==> flow/design.v <==
module relogio_johnson(
    input reset,
    input clk,
    input LD,
    input [1:0] H_in1,
    input [3:0] H_in0,
    input [3:0] M_in1,
    input [3:0] M_in0,
    output reg [9:0] H_out1_johnson,
    output reg [9:0] H_out0_johnson,
    output reg [9:0] M_out1_johnson,
    output reg [9:0] M_out0_johnson,
    output reg [9:0] S_out1_johnson,
    output reg [9:0] S_out0_johnson,
    output reg reg_0_15s,
    output reg reg_15_30s,
    output reg reg_30_45s,
    output reg reg_45_59s
);
reg [3:0] cnt_sec_0;
reg [3:0] cnt_sec_1;
always @(posedge clk or posedge reset) begin
    if (reset) begin
        cnt_sec_0 <= 0;
        cnt_sec_1 <= 0;
    end
    else if (LD) begin
        cnt_sec_0 <= 0;
        cnt_sec_1 <= 0;
    end
    else begin
        if (cnt_sec_0 == 9) begin
            cnt_sec_0 <= 0;
            if (cnt_sec_1 == 5)
                cnt_sec_1 <= 0;
            else
                cnt_sec_1 <= cnt_sec_1 + 1;
        end
        else
            cnt_sec_0 <= cnt_sec_0 + 1;
    end
end
reg [3:0] cnt_min_0;
reg [3:0] cnt_min_1;
always @(posedge clk or posedge reset) begin
    if (reset) begin
        cnt_min_0 <= 0;
        cnt_min_1 <= 0;
    end
    else if (LD) begin
        cnt_min_0 <= M_in0;
        cnt_min_1 <= M_in1;
    end
    else if (cnt_sec_1 == 5 && cnt_sec_0 == 9) begin
        if (cnt_min_0 == 9) begin
            cnt_min_0 <= 0;
            if (cnt_min_1 == 5)
                cnt_min_1 <= 0;
            else
                cnt_min_1 <= cnt_min_1 + 1;
        end
        else
            cnt_min_0 <= cnt_min_0 + 1;
    end
end
reg [3:0] cnt_hr_0;
reg [1:0] cnt_hr_1;
always @(posedge clk or posedge reset) begin
    if (reset) begin
        cnt_hr_0 <= 0;
        cnt_hr_1 <= 0;
    end
    else if (LD) begin
        cnt_hr_0 <= H_in0;
        cnt_hr_1 <= H_in1;
    end
    else if (cnt_min_1 == 5 && cnt_min_0 == 9 && cnt_sec_1 == 5 && cnt_sec_0 == 9) begin
        if (cnt_hr_0 == 9) begin
            cnt_hr_0 <= 0;
            if (cnt_hr_1 == 2 && cnt_hr_0 == 3)
                cnt_hr_1 <= 0;
            else
                cnt_hr_1 <= cnt_hr_1 + 1;
        end
        else
            cnt_hr_0 <= cnt_hr_0 + 1;
    end
end
reg [5:0] tmp_s;
 always @(posedge clk or posedge reset) begin
        if (reset) begin
            tmp_s <= 0;
        end else if (LD) begin
            tmp_s <= 0;
        end else begin
            tmp_s <= tmp_s + 1;
            if (tmp_s >= 59) begin
                tmp_s <= 0;
            end
        end
    end
    always @(*) begin
        reg_0_15s = 0;
        reg_15_30s = 0;
        reg_30_45s = 0;
        reg_45_59s = 0;
        if (tmp_s < 15) begin
            reg_0_15s = 1;  
        end else if (tmp_s < 30) begin
            reg_15_30s = 1; 
        end else if (tmp_s < 45) begin
            reg_30_45s = 1; 
        end else if (tmp_s <= 59) begin
            reg_45_59s = 1;
        end
    end
always @(*) begin
    H_out0_johnson = 10'b0000000001 << cnt_hr_0;
    H_out1_johnson = 10'b0000000001 << cnt_hr_1;
    M_out0_johnson = 10'b0000000001 << cnt_min_0;
    M_out1_johnson = 10'b0000000001 << cnt_min_1;
    S_out0_johnson = 10'b0000000001 << cnt_sec_0;
    S_out1_johnson = 10'b0000000001 << cnt_sec_1;
end
endmodule
[From RTL to reports: relogio_johnson]
Tool output for the design above, in the order of the flow.
Line numbers count from 1 in the design file above.
Library cell names are shortened.
Not given: n/a
Set-up
  top module: relogio_johnson
  clock port: clk
  cell library: sky130hd
  timing corner: tt_025C_1v80

[After elaboration]
Source: Yosys, flattened and elaborated, memories not mapped. Widths are those after wreduce. Registers that Yosys merges into a memory's read port (data or address) are not register bits. Print and check cells do not count. Equal cells are merged and count once.
Storage and ports
  register bits after elaboration: 28
  bits of input ports: 17
  output and inout port bits: 64
  cells after elaboration: 75
Operators by class
  $add $sub $neg: 7
  order comparisons: 5
  equal/unequal tests: 7
  shift operators: 6
  multiplexer cells: 31
  reduce/logical cells: 12
Operators with widths (number)
  4-bit 2-to-1 mux: 15
  1-bit by 4-bit left shift with 10-bit output (first input constant): 5
  4-bit by 1-bit adder with 4-bit output (second input constant): 5
  4-bit equality test (second input constant): 3
  6-bit 2-to-1 mux: 2
  1-bit by 2-bit left shift with 10-bit output (first input constant): 1
  2-bit nonzero test: 5
  1-bit 2-to-1 mux: 10
  4-bit by 3-bit equality test with 1-bit output (second input constant): 2
  2-bit 2-to-1 mux: 4
  6-bit by 1-bit adder with 6-bit output (second input constant): 1
  6-bit by 4-bit < comparator with 1-bit output (second input constant): 1
  6-bit by 5-bit < comparator with 1-bit output (second input constant): 1
  6-bit >= comparator (second input constant): 1
  6-bit less-or-equal comparator (second input constant): 1
  6-bit < comparator (second input constant): 1
  1-bit logical AND: 5
  2-bit AND reduction: 2
  4-bit by 2-bit equality test with 1-bit output (second input constant): 1
  2-bit by 1-bit adder with 2-bit output (second input constant): 1
  2-bit equality test (second input constant): 1

[Depth]
Yosys ltp: most cells in a row. Word level: on the elaborated netlist, between registers, memories and ports. Mapped: between sequential cells and ports; inverters and the memories' decode and read muxes count.
Depth
  word-level depth: 6
  ABC_AREA: 0
  depth in mapped cells: 7

[Mapped cells and area]
Source: synth_stat.txt of the flow (Yosys; design flattened, memories mapped). It holds for the ABC_AREA given above (unset counts as 0); a run with the other value may have another netlist.
Cells by type
  dfrtp_1: number 28, area in all 700.672 sq um
  ha_1: number 12, area in all 150.144 sq um
  nor2_1: number 34, area in all 127.622 sq um
  nor3_1: number 18, area in all 90.086 sq um
  nor2b_1: number 13, area in all 81.328 sq um
  nand2b_1: number 11, area in all 68.816 sq um
  nand2_1: number 18, area in all 67.565 sq um
  o21ai_0: number 13, area in all 65.062 sq um
  buf_4: number 8, area in all 60.058 sq um
  mux2i_1: number 6, area in all 60.058 sq um
  buf_6: number 5, area in all 56.304 sq um
  inv_1: number 15, area in all 56.304 sq um
  nor4_1: number 7, area in all 43.792 sq um
  xor2_1: number 5, area in all 43.792 sq um
  buf_2: number 8, area in all 40.038 sq um
  and2_1: number 6, area in all 37.536 sq um
  and3_1: number 6, area in all 37.536 sq um
  nand3_1: number 7, area in all 35.034 sq um
Other cell types: 26; their cells: 53.
Synthesis totals
  mapped cells: 273
  cell area after synthesis: 2229.6 sq um
  mapped flip-flops: 28
  buffer cells: 31

[Path before layout]
OpenSTA on the mapped netlist: ideal clock, no wires. The path of least setup slack (recovery checks aside). Input and output delay are each 20% of the period. Register names are those of the netlist, which keeps one name where synthesis merged equal registers.
Timing path post-synthesis
  path kind: reg-to-reg
  start point: reg cnt_sec_0[2]
  end point: reg cnt_hr_1[1]
  clock period: 1620 ps
  launch time at the first pin: 0 ps
  data arrival time: 1583 ps
  data required time: 1538 ps
  setup slack: -45 ps
  path delay: 1665 ps
  driving pins on the path: 7
  synthesis period reached: 1665 ps
"path delay" = arrival - input delay + setup time.
"driving pins on the path": output pins that drive a net of the path, with the launching flip-flop's if there is one; two outputs of one cell count as two.
"synthesis period reached" is the clock period less the worst setup slack; recovery checks do not enter. This is arithmetic on one report: input and output delays are still those of the set period (20% each).
Between the ends stands the longest chain of elaborated cells between them, by number of cells; it is not shown to be the way that was timed. Of several equally long chains one is given.
Each line given opens the expression or statement behind the cell; cells for indexed reads and writes are added by Yosys, which also makes memories of some case tables.
At most two assigning lines are given for a register; there are more.
On the way, post-synthesis
  cells stage by stage: dfrtp_1 buf_2 and4bb_4 nand4_4 buf_6 or3_1 a31oi_1
  cells in the longest elaborated chain: 4
  elaborated cells between the ends (all ways): 6
  classes of those cells: 1 x eq/ne; 2 x mux; 3 x reduce/logical
RTL lines, path post-synthesis
  start, declared: line 20  | reg [3:0] cnt_sec_0;
  start, assigned: line 24  | cnt_sec_0 <= 0;
  start, assigned: line 40  | cnt_sec_0 <= cnt_sec_0 + 1;
  4-bit equality test: line 77  | else if (cnt_min_1 == 5 && cnt_min_0 == 9 && cnt_sec_1 == 5 && cnt_sec_0 == 9) begin
  1-bit logical AND: line 77
  2-bit 2-to-1 mux: line 77
  2-bit 2-to-1 mux: line 73  | else if (LD) begin
  end, assigned: line 75  | cnt_hr_1 <= H_in1;
  end, assigned: line 83  | cnt_hr_1 <= cnt_hr_1 + 1;
  end, declared: line 67  | reg [1:0] cnt_hr_1;

Design relogio_johnson on sky130hd. What follows are 2 stored runs of the flow, each under its own settings; their order means nothing. The constraints put input and output delay at 20% of the set period each and load the outputs with 0.01 pF.

==> entry A: settings <==
{ "period_ns": 2.99, "CORE_UTILIZATION": 67, "SETUP_SLACK_MARGIN": 0.41, "PLACE_DENSITY_LB_ADDON": 0.09, "CORE_ASPECT_RATIO": 0.5, "CORE_MARGIN": 8, "CTS_CLUSTER_DIAMETER": 119, "CAP_MARGIN": 25, "MAX_ROUTING_LAYER": "met5", "SLEW_MARGIN": 20 }
==> entry A: results <==
not finished: placement ended with error FLW-0024

==> entry B: settings <==
{ "period_ns": 2.48, "CORE_UTILIZATION": 63, "SETUP_SLACK_MARGIN": 0.5, "PLACE_DENSITY_LB_ADDON": 0.22, "HOLD_SLACK_MARGIN": 0.01, "CORE_ASPECT_RATIO": 1.74, "CORE_MARGIN": 7, "GPL_TIMING_DRIVEN": 0, "CAP_MARGIN": 25, "SLEW_MARGIN": 20 }
==> entry B: results <==
not finished: routing ended with error DPL-0038
